==> flow/design.v <==
module top (
input               clk     ,  
input               sw_0    ,  
input               sw_1    ,  
input   wire        uart_rxd,  
output  wire        uart_txd,  
output  wire [7:0]  led
);
parameter CLK_HZ = 50000000;
parameter BIT_RATE =   115200;
parameter PAYLOAD_BITS = 8;
wire [PAYLOAD_BITS-1:0]  uart_rx_data;
wire        uart_rx_valid;
wire        uart_rx_break;
wire        uart_tx_done;
wire [PAYLOAD_BITS-1:0]  uart_tx_data;
wire        uart_tx_en;
reg  [PAYLOAD_BITS-1:0]  led_reg;
assign      led = led_reg;
assign uart_tx_data = uart_rx_data;
assign uart_tx_en   = uart_rx_valid;
always @(posedge clk) begin
    if(!sw_0) begin
        led_reg <= 8'hF0;
    end else if(uart_rx_valid) begin
        led_reg <= uart_rx_data[7:0];
    end
end
uart_rx #(
.BIT_RATE(BIT_RATE),
.PAYLOAD_BITS(PAYLOAD_BITS),
.CLK_HZ  (CLK_HZ  )
) i_uart_rx(
.clk          (clk          ),  
.resetn       (sw_0         ),  
.uart_rxd     (uart_rxd     ),  
.uart_rx_en   (1'b1         ),  
.uart_rx_break(uart_rx_break),  
.uart_rx_valid(uart_rx_valid),  
.uart_rx_data (uart_rx_data )   
);
uart_tx #(
.BIT_RATE(BIT_RATE),
.PAYLOAD_BITS(PAYLOAD_BITS),
.CLK_HZ  (CLK_HZ  )
) i_uart_tx(
.clk          (clk          ),
.resetn       (sw_0         ),
.uart_txd     (uart_txd     ),
.uart_tx_en   (uart_tx_en   ),
.uart_tx_done (uart_tx_done ),
.uart_tx_data (uart_tx_data ) 
);
endmodule
module uart_rx(
input  wire       clk          ,  
input  wire       resetn       ,  
input  wire       uart_rxd     ,  
input  wire       uart_rx_en   ,  
output wire       uart_rx_break,  
output wire       uart_rx_valid,  
output reg  [PAYLOAD_BITS-1:0] uart_rx_data    
);
parameter   BIT_RATE        = 9600;  
localparam  BIT_P           = 1_000_000_000 * 1/BIT_RATE;  
parameter   CLK_HZ          =    50_000_000;
localparam  CLK_P           = 1_000_000_000 * 1/CLK_HZ;  
parameter   PAYLOAD_BITS    = 8;
parameter   STOP_BITS       = 1;
localparam       CYCLES_PER_BIT     = BIT_P / CLK_P;
localparam       COUNT_REG_LEN      = 1+$clog2(CYCLES_PER_BIT);
reg rxd_reg;
reg rxd_reg_0;
reg [PAYLOAD_BITS-1:0] recieved_data;
reg [COUNT_REG_LEN-1:0] cycle_counter;
reg [3:0] bit_counter;
reg bit_sample;
reg [2:0] fsm_state;
reg [2:0] n_fsm_state;
localparam FSM_IDLE = 0;
localparam FSM_START= 1;
localparam FSM_RECV = 2;
localparam FSM_STOP = 3;
assign uart_rx_break = uart_rx_valid && ~|recieved_data;
assign uart_rx_valid = fsm_state == FSM_STOP && n_fsm_state == FSM_IDLE;
always @(posedge clk) begin
    if(!resetn) begin
        uart_rx_data  <= {PAYLOAD_BITS{1'b0}};
    end else if (fsm_state == FSM_STOP) begin
        uart_rx_data  <= recieved_data;
    end
end
wire next_bit     = cycle_counter == CYCLES_PER_BIT ||
                        fsm_state       == FSM_STOP && 
                        cycle_counter   == CYCLES_PER_BIT/2;
wire payload_done = bit_counter   == PAYLOAD_BITS  ;
always @(*) begin : p_n_fsm_state
    case(fsm_state)
        FSM_IDLE : n_fsm_state = rxd_reg      ? FSM_IDLE : FSM_START;
        FSM_START: n_fsm_state = next_bit     ? FSM_RECV : FSM_START;
        FSM_RECV : n_fsm_state = payload_done ? FSM_STOP : FSM_RECV ;
        FSM_STOP : n_fsm_state = next_bit     ? FSM_IDLE : FSM_STOP ;
        default  : n_fsm_state = FSM_IDLE;
    endcase
end
integer i = 0;
always @(posedge clk) begin : p_recieved_data
    if(!resetn) begin
        recieved_data <= {PAYLOAD_BITS{1'b0}};
    end else if(fsm_state == FSM_IDLE             ) begin
        recieved_data <= {PAYLOAD_BITS{1'b0}};
    end else if(fsm_state == FSM_RECV && next_bit ) begin
        recieved_data <= {bit_sample,recieved_data[PAYLOAD_BITS-1:1]};
    end
end
always @(posedge clk) begin : p_bit_counter
    if(!resetn) begin
        bit_counter <= 4'b0;
    end else if(fsm_state != FSM_RECV) begin
        bit_counter <= {COUNT_REG_LEN{1'b0}};
    end else if(fsm_state == FSM_RECV && next_bit) begin
        bit_counter <= bit_counter + 1'b1;
    end
end
always @(posedge clk) begin : p_bit_sample
    if(!resetn) begin
        bit_sample <= 1'b0;
    end else if (cycle_counter == CYCLES_PER_BIT/2) begin
        bit_sample <= rxd_reg;
    end
end
always @(posedge clk) begin : p_cycle_counter
    if(!resetn) begin
        cycle_counter <= {COUNT_REG_LEN{1'b0}};
    end else if(next_bit) begin
        cycle_counter <= {COUNT_REG_LEN{1'b0}};
    end else if(fsm_state == FSM_START || 
                fsm_state == FSM_RECV  || 
                fsm_state == FSM_STOP   ) begin
        cycle_counter <= cycle_counter + 1'b1;
    end
end
always @(posedge clk) begin : p_fsm_state
    if(!resetn) begin
        fsm_state <= FSM_IDLE;
    end else begin
        fsm_state <= n_fsm_state;
    end
end
always @(posedge clk) begin : p_rxd_reg
    if(!resetn) begin
        rxd_reg     <= 1'b1;
        rxd_reg_0   <= 1'b1;
    end else if(uart_rx_en) begin
        rxd_reg     <= rxd_reg_0;
        rxd_reg_0   <= uart_rxd;
    end
    else begin
        rxd_reg     <= 1'b1;
        rxd_reg_0   <= 1'b1;       
    end
end
endmodule
module uart_tx(
input  wire         clk         ,  
input  wire         resetn      ,  
output wire         uart_txd    ,  
output wire         uart_tx_done,  
input  wire         uart_tx_en  ,  
input  wire [PAYLOAD_BITS-1:0]   uart_tx_data   
);
parameter   BIT_RATE        = 9600;  
localparam  BIT_P           = 1_000_000_000 * 1/BIT_RATE;  
parameter   CLK_HZ          =    50_000_000;
localparam  CLK_P           = 1_000_000_000 * 1/CLK_HZ;  
parameter   PAYLOAD_BITS    = 8;
parameter   STOP_BITS       = 1;
localparam       CYCLES_PER_BIT     = BIT_P / CLK_P;
localparam       COUNT_REG_LEN      = 1+$clog2(CYCLES_PER_BIT);
reg txd_reg;
reg [PAYLOAD_BITS-1:0] data_to_send;
reg [COUNT_REG_LEN-1:0] cycle_counter;
reg [3:0] bit_counter;
reg [2:0] fsm_state;
reg [2:0] n_fsm_state;
localparam FSM_IDLE = 0;
localparam FSM_START= 1;
localparam FSM_SEND = 2;
localparam FSM_STOP = 3;
assign uart_tx_done = (n_fsm_state == FSM_IDLE) & stop_done;
assign uart_txd     = txd_reg;
wire next_bit     = cycle_counter == CYCLES_PER_BIT;
wire payload_done = bit_counter   == PAYLOAD_BITS  ;
wire stop_done    = bit_counter   == STOP_BITS && fsm_state == FSM_STOP;
always @(*) begin : p_n_fsm_state
    case(fsm_state)
        FSM_IDLE : n_fsm_state = uart_tx_en   ? FSM_START: FSM_IDLE ;
        FSM_START: n_fsm_state = next_bit     ? FSM_SEND : FSM_START;
        FSM_SEND : n_fsm_state = payload_done ? FSM_STOP : FSM_SEND ;
        FSM_STOP : n_fsm_state = stop_done    ? FSM_IDLE : FSM_STOP ;
        default  : n_fsm_state = FSM_IDLE;
    endcase
end
integer i = 0;
always @(posedge clk) begin : p_data_to_send
    if(!resetn) begin
        data_to_send <= {PAYLOAD_BITS{1'b0}};
    end else if(fsm_state == FSM_IDLE && uart_tx_en) begin
        data_to_send <= uart_tx_data;
    end else if(fsm_state       == FSM_SEND       && next_bit ) begin
        for ( i = PAYLOAD_BITS-2; i >= 0; i = i - 1) begin
            data_to_send[i] <= data_to_send[i+1];
        end
    end
end
always @(posedge clk) begin : p_bit_counter
    if(!resetn) begin
        bit_counter <= 4'b0;
    end else if(fsm_state != FSM_SEND && fsm_state != FSM_STOP) begin
        bit_counter <= {COUNT_REG_LEN{1'b0}};
    end else if(fsm_state == FSM_SEND && n_fsm_state == FSM_STOP) begin
        bit_counter <= {COUNT_REG_LEN{1'b0}};
    end else if(fsm_state == FSM_STOP&& next_bit) begin
        bit_counter <= bit_counter + 1'b1;
    end else if(fsm_state == FSM_SEND && next_bit) begin
        bit_counter <= bit_counter + 1'b1;
    end
end
always @(posedge clk) begin : p_cycle_counter
    if(!resetn) begin
        cycle_counter <= {COUNT_REG_LEN{1'b0}};
    end else if(next_bit) begin
        cycle_counter <= {COUNT_REG_LEN{1'b0}};
    end else if(fsm_state == FSM_START || 
                fsm_state == FSM_SEND  || 
                fsm_state == FSM_STOP   ) begin
        cycle_counter <= cycle_counter + 1'b1;
    end
end
always @(posedge clk) begin : p_fsm_state
    if(!resetn) begin
        fsm_state <= FSM_IDLE;
    end else begin
        fsm_state <= n_fsm_state;
    end
end
always @(posedge clk) begin : p_txd_reg
    if(!resetn) begin
        txd_reg <= 1'b1;
    end else if(fsm_state == FSM_IDLE) begin
        txd_reg <= 1'b1;
    end else if(fsm_state == FSM_START) begin
        txd_reg <= 1'b0;
    end else if(fsm_state == FSM_SEND) begin
        txd_reg <= data_to_send[0];
    end else if(fsm_state == FSM_STOP) begin
        txd_reg <= 1'b1;
    end
end
endmodule
# Step by step through the tools: top
# What the tools print for top, step after step.
# Line numbers count from 1 in the design file above.
# Not given: n/a
# design
design,top
clk_port,clk
cell_library,sky130hd
pvt_corner,tt_025C_1v80

# Elaborated design
# Source: Yosys, flattened and elaborated, memories not mapped. Widths are those after wreduce. Registers that Yosys merges into a memory's read port (data or address) are not register bits. Print and check cells do not count. Equal cells are merged and count once.
# op_classes
equal,16
shifts,0
add_sub_neg,4
n_div,0
muxes,29
mul,0
reduce_and_logical,26
logic,1
n_cmp,0
# ops
cell,n
parallel mux 3 bit (select 4 bit),2
2-to-1 mux 1 bit,21
adder 10 x 1 -> 10 bit (second input constant),2
== test 10 x 9 -> 1 bit (second input constant),2
== test 3 x 2 -> 1 bit (second input constant),5
== test 10 x 8 -> 1 bit (second input constant),1
OR reduction 2 bit,5
logical AND 1 bit,9
!= test 3 x 2 -> 1 bit (second input constant),3
logical NOT 3 bit,3
adder 4 x 1 -> 4 bit (second input constant),2
== test 4 bit (second input constant),2
2-to-1 mux 4 bit,2
2-to-1 mux 2 bit,4
== test 3 x 1 -> 1 bit (second input constant),2
logical OR 1 bit,5
nonzero test 2 bit,2
== test 4 x 1 -> 1 bit (second input constant),1
nonzero test 3 bit,1
OR reduction 3 bit,1
inverter 1 bit,1
# bits
latch_bits,0
clocked_rd_ports_x_width,0
mem_count,0
ramBits,0
input_bits,4
ff_bits,70
mem_bits_ro,0

# Longest topological paths
# Depth = most cells in a row (Yosys ltp): at word level without a register or memory, in the mapped netlist without a sequential cell, where the memories' decode and read muxes count.
# logic_depth
ltp_word,12
abc_area,0
mapped_depth,8
mapped_depth_nobuf,6

# Netlist
# Source: synth_stat.txt of the flow (Yosys; design flattened, memories mapped). It holds for the ABC_AREA given above (unset counts as 0); a run with the other value may have another netlist.
# The area totals of this step are shown rounded.
# by_type
cell_type,n,area_total_um2
sky130_fd_sc_hd__dfxtp_1,72,1.44E+03
sky130_fd_sc_hd__mux2i_1,39,390.374
sky130_fd_sc_hd__nor2_1,46,172.666
sky130_fd_sc_hd__nand2_1,40,150.144
sky130_fd_sc_hd__ha_1,10,125.12
sky130_fd_sc_hd__xor2_1,12,105.101
sky130_fd_sc_hd__a211oi_2,7,87.584
sky130_fd_sc_hd__nand4_1,12,75.072
sky130_fd_sc_hd__a211oi_1,9,67.565
sky130_fd_sc_hd__nand3_1,13,65.062
sky130_fd_sc_hd__xnor2_1,7,61.309
sky130_fd_sc_hd__a21oi_1,9,45.043
sky130_fd_sc_hd__clkbuf_1,11,41.29
sky130_fd_sc_hd__inv_1,10,37.536
sky130_fd_sc_hd__buf_6,3,33.782
sky130_fd_sc_hd__nand2b_1,5,31.28
sky130_fd_sc_hd__nor4bb_1,3,30.029
sky130_fd_sc_hd__and3_1,4,25.024
# Not listed: further types 24, cells in them 32.
# mapped
area_mm2,0.003227
ff_cells,72
buf_cells,16
stdcells,344
# The figures by module come from a second, unflattened synthesis with its own total; it is not the netlist above.
# unflattened
cells_unflattened,347
area_unflattened_mm2,0.003277
# Rows give one instance, submodules left out.
# by_module
module,mod_seq_area_mm2,area_mm2,n_cells,instances
uart_rx,0.0007407,0.001685,175,1
uart_tx,0.0005405,0.001296,146,1
top,0.0001602,0.0002953,26,1

# Timing after synthesis
# Path of least setup slack by OpenSTA after synthesis, without wires, with an ideal clock, recovery checks aside; 20% of the period is set as input and as output delay. Where synthesis merged equal registers, the netlist keeps one of their names.
# synth_timing
path_kind,reg-to-reg
start,reg i_uart_rx.cycle_counter[3]
end,reg i_uart_tx.data_to_send[2]
path_stages,8
period_ps,2530
t_arrival_ps,1811
slack_ps,579
path_delay_ps,1951
t_first_pin_ps,0
period_less_setup_slack_ps,1951
# "path_delay_ps" is the arrival time less input delay plus setup time.
# "path_stages": output pins that drive a net of the path, with the launching flip-flop's if there is one; two outputs of one cell count as two.
# "period_less_setup_slack_ps" is the clock period less the worst setup slack; recovery checks do not enter. This is arithmetic on one report: input and output delays are still those of the set period (20% each).
# Between the ends stands the longest chain of elaborated cells between them, by number of cells; it is not shown to be the way that was timed. Of several equally long chains one is given.
# A line is the first line of the expression or statement that the cell stems from. Yosys adds cells for indexed reads and writes and turns some case tables into memories.
# A register here has more assigning lines than the two given.
# synth_between
path_cell_list,sky130_fd_sc_hd__dfxtp_1 > sky130_fd_sc_hd__buf_6 > sky130_fd_sc_hd__or4_1 > sky130_fd_sc_hd__or3_1 > sky130_fd_sc_hd__buf_6 > sky130_fd_sc_hd__buf_2 > sky130_fd_sc_hd__a211oi_1 > sky130_fd_sc_hd__a211oi_2
elab_chain_len,9
cells_between,12
classes_between,eq/ne: 2; mux: 4; reduce/logical: 6
# synth_rtl
element,line,source
start: declaration,75,reg [COUNT_REG_LEN-1:0] cycle_counter;
start: assignment,134,cycle_counter <= {COUNT_REG_LEN{1'b0}};
start: assignment,140,cycle_counter <= cycle_counter + 1'b1;
== test 10 x 8 -> 1 bit,95,cycle_counter   == CYCLES_PER_BIT/2;
logical AND 1 bit,94,fsm_state       == FSM_STOP &&
logical OR 1 bit,93,wire next_bit     = cycle_counter == CYCLES_PER_BIT ||
2-to-1 mux 2 bit,102,FSM_STOP : n_fsm_state = next_bit     ? FSM_IDLE : FSM_STOP ;
parallel mux 3 bit (select 4 bit),98,case(fsm_state)
logical NOT 3 bit,85,assign uart_rx_valid = fsm_state == FSM_STOP && n_fsm_state == FSM_IDLE;
logical AND 1 bit,85,
logical AND 1 bit,208,end else if(fsm_state == FSM_IDLE && uart_tx_en) begin
2-to-1 mux 1 bit,208,
end: assignment,209,data_to_send <= uart_tx_data;
end: assignment,212,data_to_send[i] <= data_to_send[i+1];
end: declaration,181,reg [PAYLOAD_BITS-1:0] data_to_send;

# Worst path after layout
# Path of least setup slack in the final report of entry A (OpenROAD, finished layout, wires in). Where an end is a register, its clock arrival counts in the times.
# The report prints the path's times to 10 ps; the period is as set.
# layout_timing
path_kind,reg-to-reg
start,reg i_uart_rx.cycle_counter[9]
end,reg i_uart_tx.data_to_send[0]
t_arrival_ps,2080
path_stages,5
period_ps,1510
slack_ps,-320
t_first_pin_ps,330
# Between the ends stands the longest chain of elaborated cells between them, by number of cells; it is not shown to be the way that was timed. Of several equally long chains one is given.
# A register here has more assigning lines than the two given.
# layout_between
path_cell_list,sky130_fd_sc_hd__dfxtp_1 > sky130_fd_sc_hd__or4_1 > sky130_fd_sc_hd__or3_4 > sky130_fd_sc_hd__a21o_2 > sky130_fd_sc_hd__a211oi_2
elab_chain_len,9
cells_between,12
classes_between,eq/ne: 2; mux: 4; reduce/logical: 6
# layout_rtl
element,line,source
start: declaration,75,reg [COUNT_REG_LEN-1:0] cycle_counter;
start: assignment,134,cycle_counter <= {COUNT_REG_LEN{1'b0}};
start: assignment,140,cycle_counter <= cycle_counter + 1'b1;
== test 10 x 8 -> 1 bit,95,cycle_counter   == CYCLES_PER_BIT/2;
logical AND 1 bit,94,fsm_state       == FSM_STOP &&
logical OR 1 bit,93,wire next_bit     = cycle_counter == CYCLES_PER_BIT ||
2-to-1 mux 2 bit,102,FSM_STOP : n_fsm_state = next_bit     ? FSM_IDLE : FSM_STOP ;
parallel mux 3 bit (select 4 bit),98,case(fsm_state)
logical NOT 3 bit,85,assign uart_rx_valid = fsm_state == FSM_STOP && n_fsm_state == FSM_IDLE;
logical AND 1 bit,85,
logical AND 1 bit,208,end else if(fsm_state == FSM_IDLE && uart_tx_en) begin
2-to-1 mux 1 bit,208,
end: assignment,209,data_to_send <= uart_tx_data;
end: assignment,212,data_to_send[i] <= data_to_send[i+1];
end: declaration,181,reg [PAYLOAD_BITS-1:0] data_to_send;

# Module top, platform sky130hd: 2 stored runs of the flow (Yosys, OpenROAD) with differing settings, in no particular order. Input and output delays are each 20% of the period that was set; the output load is 0.01 pF.
# "clock_period_reached_ps" = clock period - worst setup slack. The figure is calculated, with input and output delays left at 20% of the set period.
# "worst_path_time_ps" means the part of the period allowed to the worst setup path (the constraints hold back 20% at inputs and 20% at outputs) less its slack; where the path has registers, the arrival times of their clocks count too.
# "worst_path_time_ps" is given in steps of 10 ps.
# Values from the reports are rounded here.
# A setting shown as n/a is not set for that run.
run name,period_ns,CORE_UTILIZATION,SETUP_SLACK_MARGIN,PLACE_DENSITY_LB_ADDON,CORE_ASPECT_RATIO,CELL_PAD_IN_SITES_DETAIL_PLACEMENT,TNS_END_PERCENT,ABC_AREA,GPL_ROUTABILITY_DRIVEN,CAP_MARGIN,SLEW_MARGIN,CORE_MARGIN,HOLD_SLACK_MARGIN,CELL_PAD_IN_SITES_GLOBAL_PLACEMENT,GPL_TIMING_DRIVEN,CTS_CLUSTER_DIAMETER,MAX_ROUTING_LAYER,post_synth_area_mm2,die_area_mm2,stdcell_area_mm2,worst_setup_slack_ps,timing.hold.ws_ps,clock_period_reached_ps,worst_path_time_ps,critical_path_kind
entry A,1.51,26,0.27,0.13,1.62,0,10,0,0,20,15,2,n/a,n/a,n/a,n/a,n/a,0.003227,0.01334,0.004309,-316,438,1826,1830,reg-to-reg
entry B,2.59,53,n/a,0.02,n/a,0,20,n/a,n/a,20,20,2,0.18,2,1,350,met5,0.003227,0.006729,0.003622,258,410,2332,2330,reg-to-reg
